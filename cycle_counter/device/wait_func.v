==> flow/design.v <==
`default_nettype none
module wait_func #(parameter               WIDTH = 64)
                  (
                   input  wire             clock,
                   input  wire             resetn,
                   input  wire [WIDTH-1:0] m_input_value,
                   output wire [WIDTH-1:0] m_output_value,
                   output reg              m_ready_out,
                   input  wire             m_valid_in,
                   output reg              m_valid_out,
                   input  wire             m_ready_in
                   );
  wire            CLK;
  wire            RST;
  wire            start;
  reg [WIDTH-1:0] wait_cycles;
  reg [WIDTH-1:0] cycle;
  reg             finish;
  reg             returned;
  assign CLK            = clock;
  assign RST            = ~resetn;
  assign start          = &{m_ready_out, m_valid_in};
  assign m_output_value = cycle;
  always @(posedge CLK) begin
    if (RST) begin
      wait_cycles <= 0;
      cycle       <= 0;
      finish      <= 0;
    end else if (start) begin
      wait_cycles <= m_input_value;
      cycle       <= 0;
      finish      <= 0;
    end else begin
      cycle <= cycle + 1;
      if (cycle == wait_cycles) begin
        finish <= 1;
      end
    end
  end
  always @(posedge CLK) begin
    if (RST) begin
      m_ready_out <= 1;
      m_valid_out <= 0;
      returned    <= 0;
    end else if (start) begin
      m_ready_out <= 0;
      m_valid_out <= 0;
      returned    <= 0;
    end else begin
      if (&{m_valid_out, m_ready_in}) begin
        m_ready_out <= 1;
        m_valid_out <= 0;
        returned    <= 1;
      end else begin
        m_valid_out <= (&{finish, ~returned}); 
      end
    end
  end
endmodule
`default_nettype wire
---- Tool chain data of wait_func ----
What the tools print for wait_func, step after step.
Line numbers count from 1 in the design file above.
Operators: Yosys type, input widths -> output width; for muxes data width and select width s.
Cell names lack the library's common part.
Not given: -
design
  design top .............................. wait_func
  clock input ............................. clock
  standard-cell library ................... sky130hd
  library corner .......................... tt_025C_1v80

---- Elaborated design ----
Counts by Yosys on the flattened word-level netlist (proc, flatten, opt, wreduce; memories kept). Register bits leave out memories and registers merged into their read ports (data or address). Print and check cells are left out. Cells with the same type and inputs are merged into one.
word-level totals
  register bits after elaboration ......... 132
  latch bits .............................. 0
  bits in writable memories ............... 0
  memory bits (read-only) ................. 0
  clocked read ports x word width ......... 0
  memories ................................ 0
  input port bits ......................... 68
  output and inout port bits .............. 66
  cells after elaboration ................. 18
operators by class
  add/subtract/negate cells ............... 1
  multipliers ............................. 0
  divide/modulo/power cells ............... 0
  magnitude comparators ................... 0
  equality and inequality tests ........... 1
  shifts and indexed selects .............. 0
  mux-type cells .......................... 2
  bitwise gates (word level) .............. 2
  reductions and logical operators ........ 6
operators by type and width
  cell                   number
  $add 64x1->64 const B  1
  $eq 64x64->1           1
  $reduce_and 2->1       3
  $reduce_or 3->1        1
  $not 1->1              2
  $reduce_bool 2->1      1
  $reduce_or 2->1        1
  $mux 1                 2

---- Depth ----
Depth = most cells in a row (Yosys ltp): at word level without a register or memory, in the mapped netlist without a sequential cell, where the memories' decode and read muxes count.
logic depth
  depth after elaboration ................. 3
  ABC_AREA ................................ 1
  gate-level depth with buffers ........... 10

---- Netlist ----
Yosys stat after the flow's synthesis: flattened, memories mapped to cells. It holds for the ABC_AREA given above (unset counts as 0); a run with the other value may have another netlist.
cell types
  type      number
  dfxtp_1   132
  nand2_1   315
  nor2_1    190
  a21oi_1   93
  inv_1     123
  o21ai_0   88
  nand3_1   36
  xor2_1    16
  xnor2_1   13
  nor2_4    10
  nand4_1   15
  clkbuf_1  21
  nand2_2   11
  nor3_1    11
  nor2_2    7
  or2_0     6
  buf_1     6
  o22ai_1   3
Not listed: further types 10, cells in them 12.
synthesis totals
  cells in the netlist .................... 1108
  chip area (Yosys) ....................... 6970.4 um^2
  area of sequential cells ................ 2642.5 um^2
  flip-flops .............................. 132
  buffer cells ............................ 27

---- Timing after synthesis ----
Source: OpenSTA report_checks on the synthesized netlist (no wires, ideal clock, input and output delay 20% of the period each), path of least setup slack; recovery checks are left aside. Register names are those of the netlist, which keeps one name where synthesis merged equal registers.
path post-synthesis
  kind .................................... input port to flip-flop
  start point ............................. in m_valid_in
  end point ............................... reg cycle[10]
  clock period ............................ 3.9 ns
  time at the first pin ................... 0.780 ns
  data arrival time ....................... 1.634 ns
  setup slack ............................. 2.138 ns
  path delay .............................. 0.982 ns
  driving pins on the path ................ 5
  synthesis period reached ................ 1.762 ns
"path delay" = arrival - input delay + setup time.
"driving pins on the path": output pins that drive a net of the path, with the launching flip-flop's if there is one; two outputs of one cell count as two.
"synthesis period reached" = period - worst setup slack (recovery checks aside). The figure is calculated, with input and output delays left at 20% of the set period.
Between the ends stands the longest chain of elaborated cells between them, by number of cells; it is not shown to be the way that was timed. Of several equally long chains one is given.
Each line given opens the expression or statement behind the cell; cells for indexed reads and writes are added by Yosys, which also makes memories of some case tables.
At most two assigning lines are given for a register; there are more.
on the way, post-synthesis
  cells stage by stage .................... nand2_1 > nand2_1 > buf_1 > buf_1 > nor2_1
  cells in the longest elaborated chain ... 2
  elaborated cells between the ends (all ways) .. 2
  classes of those cells .................. reduce/logical (2)
RTL lines, path post-synthesis
  element           RTL line  source
  from (decl)       9         input  wire             m_valid_in,
  $reduce_and 2->1  22        assign start          = &{m_ready_out, m_valid_in};
  $reduce_or 2->1   -
  to (assign)       27        cycle       <= 0;
  to (assign)       34        cycle <= cycle + 1;
  to (decl)         17        reg [WIDTH-1:0] cycle;

---- Path in the finished layout ----
From the final timing report of run 1: the path of least setup slack in the routed layout; clock arrival at registers is part of the times.
path post-layout
  kind .................................... flip-flop to flip-flop
  start point ............................. reg cycle[7]
  end point ............................... reg cycle[27]
  clock period ............................ 1.66 ns
  time at the first pin ................... 0.44 ns
  data arrival time ....................... 1.99 ns
  setup slack ............................. 0.02 ns
  driving pins on the path ................ 8
Between the ends stands the longest chain of elaborated cells between them, by number of cells; it is not shown to be the way that was timed. Of several equally long chains one is given.
At most two assigning lines are given for a register; there are more.
on the way, post-layout
  cells stage by stage .................... dfxtp_4 > nand2_1 > nor2_2 > nand2_2 > nor2_4 > nand2_1 > or2_0 > a21oi_1
  cells in the longest elaborated chain ... 1
  elaborated cells between the ends (all ways) .. 1
  classes of those cells .................. add/sub (1)
RTL lines, path post-layout
  element        RTL line  source
  from (decl)    17        reg [WIDTH-1:0] cycle;
  from (assign)  27        cycle       <= 0;
  from (assign)  34        cycle <= cycle + 1;
  $add 64x1->64  34
  to (assign)    31        cycle       <= 0;
  to (assign)    34
  to (decl)      17

Add stored flow runs of wait_func

Design wait_func on sky130hd. What follows are 2 stored runs of the flow, each under its own settings; their order means nothing. The constraints put input and output delay at 20% of the set period each and load the outputs with 0.01 pF.
By "worst path time" is meant the share of the clock period that the worst setup path is allowed (20% is reserved at inputs, 20% at outputs), minus its slack. Clock arrival times at its registers enter into it.

---- run 1 ----
settings
  period_ns = 1.66
  CORE_UTILIZATION = 36
  PLACE_DENSITY_LB_ADDON = 0.01
  CORE_MARGIN = 2
  TNS_END_PERCENT = 80
  ABC_AREA = 1
  GPL_TIMING_DRIVEN = 0
  GPL_ROUTABILITY_DRIVEN = 1
  CTS_CLUSTER_SIZE = 50
  CTS_CLUSTER_DIAMETER = 60
  SLEW_MARGIN = 40
  MIN_ROUTING_LAYER = met1
  CAP_MARGIN = 20
results
  post-synthesis cell area ................ 6970.4 um^2
  area inside the die boundary ............ 20491.9 um^2
  area of the standard cells in the finished layout .. 9849.5 um^2
  utilization after layout ................ 0.523
  worst setup slack after layout .......... 0.018 ns
  setup total negative slack .............. 0.000 ns
  final worst hold slack .................. 0.433 ns
  worst path time ......................... 1.64 ns
  critical path kind ...................... flip-flop to flip-flop

---- run 2 ----
settings
  period_ns = 2.45
  CORE_UTILIZATION = 24
  SETUP_SLACK_MARGIN = -0.21
  PLACE_DENSITY_LB_ADDON = 0.13
  CORE_ASPECT_RATIO = 1.52
  CELL_PAD_IN_SITES_GLOBAL_PLACEMENT = 3
  GPL_TIMING_DRIVEN = 0
  GPL_ROUTABILITY_DRIVEN = 1
  CTS_CLUSTER_DIAMETER = 62
  SLEW_MARGIN = 15
  MAX_ROUTING_LAYER = met5
  CAP_MARGIN = 20
  CORE_MARGIN = 2
results
  post-synthesis cell area ................ 6104.6 um^2
  area inside the die boundary ............ 26755.3 um^2
  area of the standard cells in the finished layout .. 8533.2 um^2
  utilization after layout ................ 0.338
  worst setup slack after layout .......... -0.052 ns
  setup total negative slack .............. -0.337 ns
  final worst hold slack .................. 0.457 ns
  worst path time ......................... 2.01 ns
  critical path kind ...................... input port to flip-flop
